==> flow/design.v <==
module CU(
  input        clock,
  input        reset,
  input        io_run,
  input  [7:0] io_wr_PC1,
  input        io_wr_PC1_en,
  output [7:0] io_rd_PC6
);
  reg [7:0] PC1;  
  reg [7:0] PC2;  
  reg [7:0] PC3;  
  reg [7:0] PC4;  
  reg [7:0] PC5;  
  reg [7:0] PC6;  
  reg  run2;  
  reg  run3_REG;  
  reg  run3;  
  reg  run4_REG;  
  reg  run4_REG_1;  
  reg  run4;  
  reg  run5_REG;  
  reg  run5_REG_1;  
  reg  run5_REG_2;  
  reg  run5;  
  reg  run6_REG;  
  reg  run6_REG_1;  
  reg  run6_REG_2;  
  reg  run6_REG_3;  
  reg  run6;  
  wire [7:0] _PC1_T_1 = PC1 + 8'h1;  
  assign io_rd_PC6 = PC6;  
  always @(posedge clock) begin
    if (reset) begin  
      PC1 <= 8'h0;  
    end else if (io_run) begin  
      if (io_wr_PC1_en) begin  
        PC1 <= io_wr_PC1;  
      end else begin
        PC1 <= _PC1_T_1;  
      end
    end
    if (reset) begin  
      PC2 <= 8'h0;  
    end else if (run2) begin  
      PC2 <= PC1;  
    end
    if (reset) begin  
      PC3 <= 8'h0;  
    end else if (run3) begin  
      PC3 <= PC2;  
    end
    if (reset) begin  
      PC4 <= 8'h0;  
    end else if (run4) begin  
      PC4 <= PC3;  
    end
    if (reset) begin  
      PC5 <= 8'h0;  
    end else if (run5) begin  
      PC5 <= PC4;  
    end
    if (reset) begin  
      PC6 <= 8'h0;  
    end else if (run6) begin  
      PC6 <= PC5;  
    end
    run2 <= io_run;  
    run3_REG <= io_run;  
    run3 <= run3_REG;  
    run4_REG <= io_run;  
    run4_REG_1 <= run4_REG;  
    run4 <= run4_REG_1;  
    run5_REG <= io_run;  
    run5_REG_1 <= run5_REG;  
    run5_REG_2 <= run5_REG_1;  
    run5 <= run5_REG_2;  
    run6_REG <= io_run;  
    run6_REG_1 <= run6_REG;  
    run6_REG_2 <= run6_REG_1;  
    run6_REG_3 <= run6_REG_2;  
    run6 <= run6_REG_3;  
  end
endmodule
### Tool chain data of CU

The steps from the RTL of CU to its reports follow in flow order.
Lines are those of the file above, counted from 1.
The mark - stands for no value.

* design top: CU
* clock port: clock
* cell library: sky130hd
* corner: tt_025C_1v80

### Word-level counts

Counts by Yosys on the flattened word-level netlist (proc, flatten, opt, wreduce; memories kept). Register bits leave out memories and registers merged into their read ports (data or address); mux counts leave out enables and synchronous resets folded into registers. Print and check cells are left out. Cells with the same type and inputs are merged into one.

* word-level cells: 13
* bits of input ports: 12
* bits in registers: 53

* add/sub/neg operators: 1
* muxes and demuxes: 1

Operators with widths (number)
* 8-bit by 1-bit adder with 8-bit output (second input constant): 1
* 8-bit two-way mux: 1

### Logic depth

Depth = most cells in a row (Yosys ltp): at word level without a register or memory, in the mapped netlist without a sequential cell, where the memories' decode and read muxes count.

* word-level depth: 2
* ABC_AREA: 0
* depth in mapped cells: 5
* depth with buffers taken out: 5

### After synthesis

Yosys stat after the flow's synthesis: flattened, memories mapped to cells. It holds for the ABC_AREA given above (unset counts as 0); a run with the other value may have another netlist.

* buffers: 15
* cell count: 199
* mapped area: 1990.7 um^2
* mapped flip-flops: 53

Cells by type (number)
* sky130_fd_sc_hd__dfxtp_1: 53
* sky130_fd_sc_hd__mux2i_1: 42
* sky130_fd_sc_hd__nor2_1: 48
* sky130_fd_sc_hd__buf_2: 8
* sky130_fd_sc_hd__a21oi_1: 7
* sky130_fd_sc_hd__nand2_1: 8
* sky130_fd_sc_hd__o21ai_0: 5
* sky130_fd_sc_hd__a32o_1: 2
* sky130_fd_sc_hd__o41ai_2: 1
* sky130_fd_sc_hd__a211oi_1: 2
* sky130_fd_sc_hd__a211oi_2: 1
* sky130_fd_sc_hd__ha_1: 1
* sky130_fd_sc_hd__clkbuf_1: 3
* sky130_fd_sc_hd__and4_2: 1
* sky130_fd_sc_hd__nand3_1: 2
* sky130_fd_sc_hd__a2bb2oi_1: 1
* sky130_fd_sc_hd__a22oi_1: 1
* sky130_fd_sc_hd__and3_2: 1

Other cell types: 10; their cells: 12.

### Path before layout

Source: OpenSTA report_checks on the synthesized netlist (no wires, ideal clock, input and output delay 20% of the period each), path of least setup slack; recovery checks are left aside. Register names are those of the netlist, which keeps one name where synthesis merged equal registers.

* path type: input to register
* start: input io_wr_PC1_en
* end: register PC1[6]
* path slack: 1.289 ns
* library setup time: 0.070 ns
* path delay: 0.719 ns
* data arrival time: 1.151 ns
* period: 2.51 ns
* stages: 4
* synthesis period reached: 1.221 ns

"path delay" = arrival - input delay + setup time.
"stages": output pins that drive a net of the path, with the launching flip-flop's if there is one; two outputs of one cell count as two.
"synthesis period reached" is the clock period less the worst setup slack; recovery checks do not enter. This is arithmetic on one report: input and output delays are still those of the set period (20% each).
Between the ends stands the longest chain of elaborated cells between them, by number of cells; it is not shown to be the way that was timed. Of several equally long chains one is given.
Each line given opens the expression or statement behind the cell; cells for indexed reads and writes are added by Yosys, which also makes memories of some case tables.
A register here has more assigning lines than the two given.

* path through: sky130_fd_sc_hd__clkbuf_2 sky130_fd_sc_hd__o41ai_2 sky130_fd_sc_hd__nand2_1 sky130_fd_sc_hd__a21oi_1
* length of the longest elaborated chain: 1
* elaborated cells between the ends (all ways): 1
* source lines of those cells: 1

Ends and longest elaborated chain, after synthesis
* start: declaration: line 6 `input        io_wr_PC1_en,`
* 8-bit two-way mux: line 36 `if (io_wr_PC1_en) begin`
* end: assignment: line 37 `PC1 <= io_wr_PC1;`
* end: assignment: line 39 `PC1 <= _PC1_T_1;`
* end: declaration: line 9 `reg [7:0] PC1;`

### Worst path after layout

Path of least setup slack in the final report of flow run A (OpenROAD, finished layout, wires in). Where an end is a register, its clock arrival counts in the times.

* path type: register to output
* start: register PC6[4]
* end: output io_rd_PC6[4]
* stages: 2
* data arrival time: 1.26 ns
* period: 1.9 ns
* path slack: 0.26 ns

* path through: sky130_fd_sc_hd__dfxtp_1 sky130_fd_sc_hd__clkdlybuf4s50_1
* length of the longest elaborated chain: 0
* elaborated cells between the ends (all ways): 0
* source lines of those cells: 0

Ends and longest elaborated chain, post-layout
* start: declaration: line 14 `reg [7:0] PC6;`
* start: assignment: line 63 `PC6 <= 8'h0;`
* start: assignment: line 65 `PC6 <= PC5;`
* end: declaration: line 7 `output [7:0] io_rd_PC6`

--- measured runs ---
Record of 2 stored runs of the RTL-to-layout flow on CU, platform sky130hd. The runs are unordered. Constraints: input delay and output delay 20% of the set period each, output load 0.01 pF.
"period achieved" = clock period - worst setup slack. The figure is calculated, with input and output delays left at 20% of the set period.
"critical setup path time": the worst setup path's part of the clock period (all of it between registers, 20% less for each end at a port) less its slack. A launch clock that arrives late makes it longer, a capture clock that arrives late makes it shorter.
By "total design power" is meant OpenSTA's value without simulated activity: inputs other than the clock are taken to toggle once in ten clock periods, and the tool carries that through the logic.

### Flow run A

==> flow/run.sh <==
#!/bin/bash
# the make line also repeats the synthesis and layout settings of config.mk as NAME=value (left out here)
make -C /OpenROAD-flow-scripts/flow DESIGN_CONFIG=/design/flow/config.mk WORK_HOME=/design/flow/orfs CLKGATE_MAP_FILE= finish
==> flow/config.mk <==
export PLATFORM = sky130hd
export DESIGN_NAME = CU
export DESIGN_NICKNAME = CU
export VERILOG_FILES = /design/flow/design.v
export SDC_FILE = /design/flow/constraint.sdc
export NUM_CORES = 4
export LEC_CHECK = 0
export ABC_AREA = 0
export CAP_MARGIN = 15
export CORE_MARGIN = 6
export CORE_UTILIZATION = 65
export CTS_CLUSTER_SIZE = 25
export HOLD_SLACK_MARGIN = 0.22
export MIN_ROUTING_LAYER = met1
export PLACE_DENSITY = 0.6
export SLEW_MARGIN = 10
==> flow/constraint.sdc <==
create_clock -name core_clock -period 1.9 [get_ports {clock}]
set_input_delay 0.3800 -clock core_clock [delete_from_list [all_inputs] [get_ports {clock}]]
set_output_delay 0.3800 -clock core_clock [all_outputs]
set_load 0.01 [all_outputs]

Results of flow run A:
- Period achieved: 1.645 ns
- Worst setup slack after layout: 0.255 ns
- Utilization in the final report: 78.7 %
- Critical setup path time: 1.26 ns
- Critical path type: register to output
- Total negative slack: 0.000 ns
- Netlist area reported by Yosys: 1,990.7 um^2
- Total design power: 0.001765 W
- Die size: 4,534.7 um^2

### Flow run B

==> flow/run.sh <==
#!/bin/bash
# the make line also repeats the synthesis and layout settings of config.mk as NAME=value (left out here)
make -C /OpenROAD-flow-scripts/flow DESIGN_CONFIG=/design/flow/config.mk WORK_HOME=/design/flow/orfs CLKGATE_MAP_FILE= finish
==> flow/config.mk <==
export PLATFORM = sky130hd
export DESIGN_NAME = CU
export DESIGN_NICKNAME = CU
export VERILOG_FILES = /design/flow/design.v
export SDC_FILE = /design/flow/constraint.sdc
export NUM_CORES = 4
export LEC_CHECK = 0
export CAP_MARGIN = 20
export CELL_PAD_IN_SITES_DETAIL_PLACEMENT = 1
export CORE_MARGIN = 2
export CORE_UTILIZATION = 68
export CTS_CLUSTER_DIAMETER = 87
export MAX_ROUTING_LAYER = met4
export PLACE_DENSITY_LB_ADDON = 0.25
export SLEW_MARGIN = 0
export TNS_END_PERCENT = 20
==> flow/constraint.sdc <==
create_clock -name core_clock -period 0.949 [get_ports {clock}]
set_input_delay 0.1898 -clock core_clock [delete_from_list [all_inputs] [get_ports {clock}]]
set_output_delay 0.1898 -clock core_clock [all_outputs]
set_load 0.01 [all_outputs]

Outcome of flow run B: no final report: placement broke off with DPL-0033
--- end ---
