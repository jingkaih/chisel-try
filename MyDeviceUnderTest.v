==> flow/design.v <==
module MyDeviceUnderTest(
  input         clock,
  input         reset,
  input  [7:0]  io_imgIn,
  input  [7:0]  io_weight,
  input  [15:0] io_partialSumFromUp,
  output [15:0] io_partialSumToBelow,
  output [7:0]  io_imgForward
);
  reg [7:0] weightReg;  
  reg [7:0] imgReg;  
  reg [15:0] sumReg;  
  wire [15:0] _sumReg_T = $signed(imgReg) * $signed(weightReg);  
  wire [15:0] _sumReg_T_3 = $signed(_sumReg_T) + $signed(io_partialSumFromUp);  
  assign io_partialSumToBelow = sumReg;  
  assign io_imgForward = imgReg;  
  always @(posedge clock) begin
    weightReg <= io_weight;  
    imgReg <= io_imgIn;  
    if (reset) begin  
      sumReg <= 16'sh0;  
    end else begin
      sumReg <= _sumReg_T_3;  
    end
  end
endmodule
=== Tool chain data of MyDeviceUnderTest ===
Tool output for the design above, in the order of the flow.
Line numbers count from 1 in the design file above.
Operators: Yosys type, input widths -> output width; for muxes data width and select width s.
Library cell names are shortened.
The mark n/a stands for no value.

* Design top: MyDeviceUnderTest
* Clock input: clock
* Library: sky130hd
* Library corner: tt_025C_1v80

=== Elaborated design ===
Counts by Yosys on the flattened word-level netlist (proc, flatten, opt, wreduce; memories kept). Register bits leave out memories and registers merged into their read ports (data or address); mux counts leave out enables and synchronous resets folded into registers. Print and check cells are left out. Cells with the same type and inputs are merged into one.

* Bits in registers: 32
* Bits of input ports: 34
* Output and inout port bits: 24
* Cells after elaboration: 5

* Add/subtract/negate cells: 1
* Multiply operators: 1

{| class="wikitable"
|+ Operator list
! cell !! number
|-
| $mul 8x8->16 || 1
|-
| $add 16x16->16 || 1
|}

=== Depth ===
Longest topological path by Yosys (ltp), each cell counted once; first at word level (registers and memories cut), then after technology mapping (sequential cells cut; the memories' decode and read muxes count).

* Word-level depth: 2
* ABC_AREA: 0
* Depth in mapped cells: 16
* Depth with buffers taken out: 16

=== After synthesis ===
The flow's flattened synthesis, as Yosys stat reports it; memories are mapped. The netlist is that of the ABC_AREA named above (0 if unset); the other value can give another one.
Totals and module areas in this step are rounded.

* Cells in the netlist: 342
* Mapped area: 3610 sq um
* Sequential part of the area: 641 sq um
* Flip-flops: 32
* Buffers: 2

{| class="wikitable"
|+ Cell types
! type !! number !! area in all (sq um)
|-
| fa_1 || 71 || 1.42E+03
|-
| dfxtp_1 || 32 || 640.614
|-
| ha_1 || 37 || 462.944
|-
| inv_1 || 70 || 262.752
|-
| and2_1 || 32 || 200.192
|-
| xnor2_1 || 13 || 113.859
|-
| nand2_1 || 26 || 97.594
|-
| nor2b_1 || 13 || 81.328
|-
| xor2_1 || 6 || 52.55
|-
| nor2_1 || 10 || 37.536
|-
| a21oi_1 || 7 || 35.034
|-
| a21o_1 || 4 || 30.029
|-
| a2111oi_4 || 1 || 27.526
|-
| mux2_4 || 1 || 15.014
|-
| o21a_1 || 2 || 15.014
|-
| o21ai_0 || 3 || 15.014
|-
| mux2_2 || 1 || 11.261
|-
| mux2i_1 || 1 || 10.01
|}

Not listed: further types 11, cells in them 12.

=== Worst setup path after synthesis ===
Path of least setup slack by OpenSTA after synthesis, without wires, with an ideal clock, recovery checks aside; 20% of the period is set as input and as output delay. Where synthesis merged equal registers, the netlist keeps one of their names.

* Kind: input to register
* Start: in io_partialSumFromUp[7]
* End: reg sumReg[14]
* Period: 5600 ps
* External input delay: 1120 ps
* Setup time: 121 ps
* Time at the first pin: 1120 ps
* Data arrival time: 4966 ps
* Data required time: 5479 ps
* Path slack: 512 ps
* Delay of the path: 3967 ps
* Stages on the path: 13
* Path buffers: 0
* Period reached after synthesis: 5088 ps

"delay of the path" = arrival - input delay + setup time.
"stages on the path" counts driving pins, that of a launching flip-flop among them; a cell with two outputs on the path counts twice.
"period reached after synthesis" = period - worst setup slack (recovery checks aside). The figure is calculated, with input and output delays left at 20% of the set period.
Between the ends stands the longest chain of elaborated cells between them, by number of cells; it is not shown to be the way that was timed. Of several equally long chains one is given.
Each line given opens the expression or statement behind the cell; cells for indexed reads and writes are added by Yosys, which also makes memories of some case tables.

* Cell sequence: inv_1 -> fa_1 -> inv_1 -> fa_1 -> fa_1 -> fa_1 -> fa_1 -> ha_1 -> a2111oi_4 -> o21ai_2 -> a21oi_2 -> o21ai_1 -> mux2_4
* Cells in the longest elaborated chain: 1
* Elaborated cells between the ends (all ways): 1
* Source lines of those cells: 1
* Classes of those cells: add/sub (1)

{| class="wikitable"
|+ RTL lines, path post-synthesis
! item !! line !! source
|-
| start: declaration || 6 || <nowiki>input  [15:0] io_partialSumFromUp,</nowiki>
|-
| $add 16x16->16 || 14 || <nowiki>wire [15:0] _sumReg_T_3 = $signed(_sumReg_T) + $signed(io_partialSumFromUp);</nowiki>
|-
| end: assignment || 21 || <nowiki>sumReg <= 16'sh0;</nowiki>
|-
| end: assignment || 23 || <nowiki>sumReg <= _sumReg_T_3;</nowiki>
|-
| end: declaration || 12 || <nowiki>reg [15:0] sumReg;</nowiki>
|}

=== Path in the finished layout ===
Path of least setup slack in the final report of flow run A (OpenROAD, finished layout, wires in). Where an end is a register, its clock arrival counts in the times.
The report prints the path's times to 10 ps; the period is as set.

* Kind: input to register
* Start: in io_partialSumFromUp[13]
* End: reg sumReg[14]
* Period: 3680 ps
* External input delay: 740 ps
* Setup time: 110 ps
* Time at the first pin: 740 ps
* Data arrival time: 4520 ps
* Data required time: 3860 ps
* Path slack: -660 ps
* Stages on the path: 12
* Path buffers: 1

Between the ends stands the longest chain of elaborated cells between them, by number of cells; it is not shown to be the way that was timed. Of several equally long chains one is given.

* Cell sequence: clkdlybuf4s50_1 -> fa_1 -> fa_1 -> inv_1 -> fa_1 -> inv_1 -> fa_1 -> ha_1 -> ha_1 -> a21oi_1 -> o21ai_2 -> mux2_4
* Cells in the longest elaborated chain: 1
* Elaborated cells between the ends (all ways): 1
* Source lines of those cells: 1
* Classes of those cells: add/sub (1)

{| class="wikitable"
|+ RTL lines, path post-layout
! item !! line !! source
|-
| start: declaration || 6 || <nowiki>input  [15:0] io_partialSumFromUp,</nowiki>
|-
| $add 16x16->16 || 14 || <nowiki>wire [15:0] _sumReg_T_3 = $signed(_sumReg_T) + $signed(io_partialSumFromUp);</nowiki>
|-
| end: assignment || 21 || <nowiki>sumReg <= 16'sh0;</nowiki>
|-
| end: assignment || 23 || <nowiki>sumReg <= _sumReg_T_3;</nowiki>
|-
| end: declaration || 12 || <nowiki>reg [15:0] sumReg;</nowiki>
|}

--- measured runs ---
Flow measurements of MyDeviceUnderTest on sky130hd: 2 stored runs with different settings, listed in no order. Input and output delays are each 20% of the period that was set; the output load is 0.01 pF.
By "achieved clock period" is meant the clock period of the run minus its worst setup slack. This is arithmetic on one report: input and output delays are still those of the set period (20% each).
"worst setup path time" is the time allowed to the run's worst setup path (the clock period less input and output delay, where it has them) less its slack. Clock arrival times count: a late capture clock shortens it, a late launch clock lengthens it.
"worst setup path time" is known to 10 ps.
Values from the reports are rounded here.

Flow run A
==> flow/run.sh <==
#!/bin/bash
# the make line also repeats the synthesis and layout settings of config.mk as NAME=value (left out here)
make -C /OpenROAD-flow-scripts/flow DESIGN_CONFIG=/design/flow/config.mk WORK_HOME=/design/flow/orfs CLKGATE_MAP_FILE= finish
==> flow/config.mk <==
export PLATFORM = sky130hd
export DESIGN_NAME = MyDeviceUnderTest
export DESIGN_NICKNAME = MyDeviceUnderTest
export VERILOG_FILES = /design/flow/design.v
export SDC_FILE = /design/flow/constraint.sdc
export NUM_CORES = 4
export LEC_CHECK = 0
export CAP_MARGIN = 20
export CORE_MARGIN = 2
export CORE_UTILIZATION = 40
export SLEW_MARGIN = 20
==> flow/constraint.sdc <==
create_clock -name core_clock -period 3.68 [get_ports {clock}]
set_input_delay 0.7360 -clock core_clock [delete_from_list [all_inputs] [get_ports {clock}]]
set_output_delay 0.7360 -clock core_clock [all_outputs]
set_load 0.01 [all_outputs]

==> results of flow run A <==
chip area after synthesis (Yosys): 3610 sq um
die area: 9790 sq um
utilization: 62.6%
worst setup slack after layout: -661 ps
total negative slack: -4670 ps
worst hold slack: 891 ps
achieved clock period: 4341 ps
worst setup path time: 3610 ps
worst setup path kind: input to register

Flow run B
==> flow/run.sh <==
#!/bin/bash
# the make line also repeats the synthesis and layout settings of config.mk as NAME=value (left out here)
make -C /OpenROAD-flow-scripts/flow DESIGN_CONFIG=/design/flow/config.mk WORK_HOME=/design/flow/orfs CLKGATE_MAP_FILE= finish
==> flow/config.mk <==
export PLATFORM = sky130hd
export DESIGN_NAME = MyDeviceUnderTest
export DESIGN_NICKNAME = MyDeviceUnderTest
export VERILOG_FILES = /design/flow/design.v
export SDC_FILE = /design/flow/constraint.sdc
export NUM_CORES = 4
export LEC_CHECK = 0
export ABC_AREA = 0
export CAP_MARGIN = 35
export CORE_MARGIN = 6
export CORE_UTILIZATION = 21
export CTS_CLUSTER_SIZE = 48
export HOLD_SLACK_MARGIN = 0.03
export MIN_ROUTING_LAYER = met2
export PLACE_DENSITY_LB_ADDON = 0.28
export SLEW_MARGIN = 20
export TNS_END_PERCENT = 35
==> flow/constraint.sdc <==
create_clock -name core_clock -period 4.64 [get_ports {clock}]
set_input_delay 0.9280 -clock core_clock [delete_from_list [all_inputs] [get_ports {clock}]]
set_output_delay 0.9280 -clock core_clock [all_outputs]
set_load 0.01 [all_outputs]

==> results of flow run B <==
chip area after synthesis (Yosys): 3610 sq um
die area: 20500 sq um
utilization: 30.2%
worst setup slack after layout: 70 ps
total negative slack: 0 ps
worst hold slack: 976 ps
achieved clock period: 4570 ps
worst setup path time: 3640 ps
worst setup path kind: input to register
--- end ---
