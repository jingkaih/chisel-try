==> flow/design.v <==
module trial(
  input         clock,
  input         reset,
  input  [63:0] io_in,
  output [63:0] io_out,
  input         io_opcode
);
  reg [63:0] reg_;  
  wire [63:0] _GEN_0 = io_opcode ? reg_ : io_in;  
  assign io_out = ~io_opcode ? io_in : _GEN_0;  
  always @(posedge clock) begin
    reg_ <= io_in;  
  end
endmodule
Step by step through the tools: trial
Tool output for the design above, in the order of the flow.
Line numbers count from 1 in the design file above.
Cell names lack the library's common part.
{"block": "setup", "top_module": "trial", "clock_port": "clock", "lib": "sky130hd", "pvt_corner": "tt_025C_1v80"}

After elaboration
Counts by Yosys on the flattened word-level netlist (proc, flatten, opt, wreduce; memories kept). Register bits leave out memories and registers merged into their read ports (data or address); mux counts leave out enables and synchronous resets folded into registers. Print and check cells are left out. Cells with the same type and inputs are merged into one.
{"block": "op_classes", "n_mux": 1}
{"block": "ops", "operator": "2-to-1 mux 64 bit", "count": 1}
{"block": "word_totals", "reg_bits": 64, "input_bits": 67, "out_inout_bits": 64}

Depth
Longest topological path by Yosys (ltp), each cell counted once; first at word level (registers and memories cut), then after technology mapping (sequential cells cut; the memories' decode and read muxes count).
{"block": "depth", "depth_word": 1, "ABC_AREA": 0, "depth_mapped": 3, "depth_no_buf": 1}

Synthesis result
Source: synth_stat.txt of the flow (Yosys; design flattened, memories mapped). It holds for the ABC_AREA given above (unset counts as 0); a run with the other value may have another netlist.
The area totals of this step are shown rounded.
{"block": "by_type", "cell_type": "dfxtp_1", "count": 64}
{"block": "by_type", "cell_type": "mux2_4", "count": 60}
{"block": "by_type", "cell_type": "buf_12", "count": 6}
{"block": "by_type", "cell_type": "mux2_2", "count": 4}
{"block": "by_type", "cell_type": "buf_6", "count": 1}
{"block": "mapped", "stdcells": 135, "synth_area_mm2": 0.0024, "seq_area_mm2": 0.0013, "flip_flops": 64}

Path before layout
Path of least setup slack by OpenSTA after synthesis, without wires, with an ideal clock, recovery checks aside; 20% of the period is set as input and as output delay. Where synthesis merged equal registers, the netlist keeps one of their names.
{"block": "synth_path", "path_kind": "input -> output", "from": "input port io_opcode", "to": "output port io_out[10]", "clock_period_ns": 1.07, "in_delay_ns": 0.214, "t_first_pin_ns": 0.214, "arrival_time_ns": 0.845, "t_required_ns": 0.856, "setup_slack_ns": 0.011, "delay_ns": 0.631, "path_stages": 3, "path_buffers": 2, "period_less_setup_slack_ns": 1.059}
"delay_ns" is the arrival time less input delay plus setup time.
At an output port there is no setup time.
"path_stages" counts driving pins, that of a launching flip-flop among them; a cell with two outputs on the path counts twice.
"period_less_setup_slack_ns" = period - worst setup slack (recovery checks aside). The figure is calculated, with input and output delays left at 20% of the set period.
Between the ends stands the longest chain of elaborated cells between them, by number of cells; it is not shown to be the way that was timed. Of several equally long chains one is given.
A line is the first line of the expression or statement that the cell stems from. Yosys adds cells for indexed reads and writes and turns some case tables into memories.
{"block": "synth_between", "cell_sequence": "buf_6 > buf_12 > mux2_4", "elab_chain_len": 1, "cells_between": 1, "cone_lines": 1, "cone_classes": "mux: 1"}
{"block": "synth_rtl", "item": "start: declaration", "line": 6, "text": "input         io_opcode"}
{"block": "synth_rtl", "item": "2-to-1 mux 64 bit", "line": 10, "text": "assign io_out = ~io_opcode ? io_in : _GEN_0;"}
{"block": "synth_rtl", "item": "end: declaration", "line": 5, "text": "output [63:0] io_out,"}

Path in the finished layout
From the final timing report of record 2: the path of least setup slack in the routed layout; clock arrival at registers is part of the times.
{"block": "layout_path", "path_kind": "input -> output", "from": "input port io_in[56]", "to": "output port io_out[56]", "clock_period_ns": 1.43, "in_delay_ns": 0.29, "t_first_pin_ns": 0.29, "arrival_time_ns": 1.24, "t_required_ns": 1.14, "setup_slack_ns": -0.10, "path_stages": 3, "path_buffers": 2}
Between the ends stands the longest chain of elaborated cells between them, by number of cells; it is not shown to be the way that was timed. Of several equally long chains one is given.
{"block": "layout_between", "cell_sequence": "clkdlybuf4s50_1 > mux2_4 > clkdlybuf4s15_1", "elab_chain_len": 1, "cells_between": 1, "cone_lines": 1, "cone_classes": "mux: 1"}
{"block": "layout_rtl", "item": "start: declaration", "line": 4, "text": "input  [63:0] io_in,"}
{"block": "layout_rtl", "item": "2-to-1 mux 64 bit", "line": 10, "text": "assign io_out = ~io_opcode ? io_in : _GEN_0;"}
{"block": "layout_rtl", "item": "end: declaration", "line": 5, "text": "output [63:0] io_out,"}

Measured results for trial: 2 stored runs of the Yosys and OpenROAD flow on sky130hd. The settings differ; the order carries no meaning. The constraints put input and output delay at 20% of the set period each and load the outputs with 0.01 pF.
"achieved_period_ns" means the clock period less the worst setup slack. The figure is calculated, with input and output delays left at 20% of the set period.
"worst_path_ns" = time allowed to the worst setup path (clock period - input delay - output delay, where it has them) - its slack; a late launch clock adds to it, a late capture clock takes from it.
By "totalPower_uw" is meant OpenSTA's value without simulated activity: inputs other than the clock are taken to toggle once in ten clock periods, and the tool carries that through the logic.
Measured values are rounded.

Record 1
==> flow/run.sh <==
#!/bin/bash
# the make line also repeats the synthesis and layout settings of config.mk as NAME=value (left out here)
make -C /OpenROAD-flow-scripts/flow DESIGN_CONFIG=/design/flow/config.mk WORK_HOME=/design/flow/orfs CLKGATE_MAP_FILE= finish
==> flow/config.mk <==
export PLATFORM = sky130hd
export DESIGN_NAME = trial
export DESIGN_NICKNAME = trial
export VERILOG_FILES = /design/flow/design.v
export SDC_FILE = /design/flow/constraint.sdc
export NUM_CORES = 4
export LEC_CHECK = 0
export CAP_MARGIN = 15
export CELL_PAD_IN_SITES_GLOBAL_PLACEMENT = 2
export CORE_MARGIN = 5
export CORE_UTILIZATION = 48
export CTS_CLUSTER_DIAMETER = 127
export GPL_ROUTABILITY_DRIVEN = 1
export MIN_ROUTING_LAYER = met1
export SLEW_MARGIN = 20
export TNS_END_PERCENT = 5
==> flow/constraint.sdc <==
create_clock -name core_clock -period 1.27 [get_ports {clock}]
set_input_delay 0.2540 -clock core_clock [delete_from_list [all_inputs] [get_ports {clock}]]
set_output_delay 0.2540 -clock core_clock [all_outputs]
set_load 0.01 [all_outputs]

==> results of record 1, as JSON <==
{
  "outcome": "unfinished; error GPL-0301 in placement"
}

Record 2
==> flow/run.sh <==
#!/bin/bash
# the make line also repeats the synthesis and layout settings of config.mk as NAME=value (left out here)
make -C /OpenROAD-flow-scripts/flow DESIGN_CONFIG=/design/flow/config.mk WORK_HOME=/design/flow/orfs CLKGATE_MAP_FILE= finish
==> flow/config.mk <==
export PLATFORM = sky130hd
export DESIGN_NAME = trial
export DESIGN_NICKNAME = trial
export VERILOG_FILES = /design/flow/design.v
export SDC_FILE = /design/flow/constraint.sdc
export NUM_CORES = 4
export LEC_CHECK = 0
export ABC_AREA = 0
export CAP_MARGIN = 5
export CELL_PAD_IN_SITES_GLOBAL_PLACEMENT = 0
export CORE_ASPECT_RATIO = 0.92
export CORE_MARGIN = 2
export CORE_UTILIZATION = 20
export CTS_CLUSTER_SIZE = 54
export GPL_ROUTABILITY_DRIVEN = 1
export MAX_ROUTING_LAYER = met4
export PLACE_DENSITY = 0.38
export SETUP_SLACK_MARGIN = -0.11
export SLEW_MARGIN = 20
==> flow/constraint.sdc <==
create_clock -name core_clock -period 1.43 [get_ports {clock}]
set_input_delay 0.2860 -clock core_clock [delete_from_list [all_inputs] [get_ports {clock}]]
set_output_delay 0.2860 -clock core_clock [all_outputs]
set_load 0.01 [all_outputs]

==> results of record 2, as JSON <==
{
  "totalPower_uw": 4700,
  "finish.utilization_pct": 35,
  "fin_ws_ns": -0.097,
  "achieved_period_ns": 1.527,
  "worst_path_ns": 0.95,
  "critical_path_kind": "input -> output",
  "hold_worst_slack_ns": 0.43,
  "die_mm2": 0.013,
  "layout_stdcell_area_mm2": 0.0041,
  "synth_area_mm2": 0.0024,
  "total_negative_slack_ns": -3.0
}
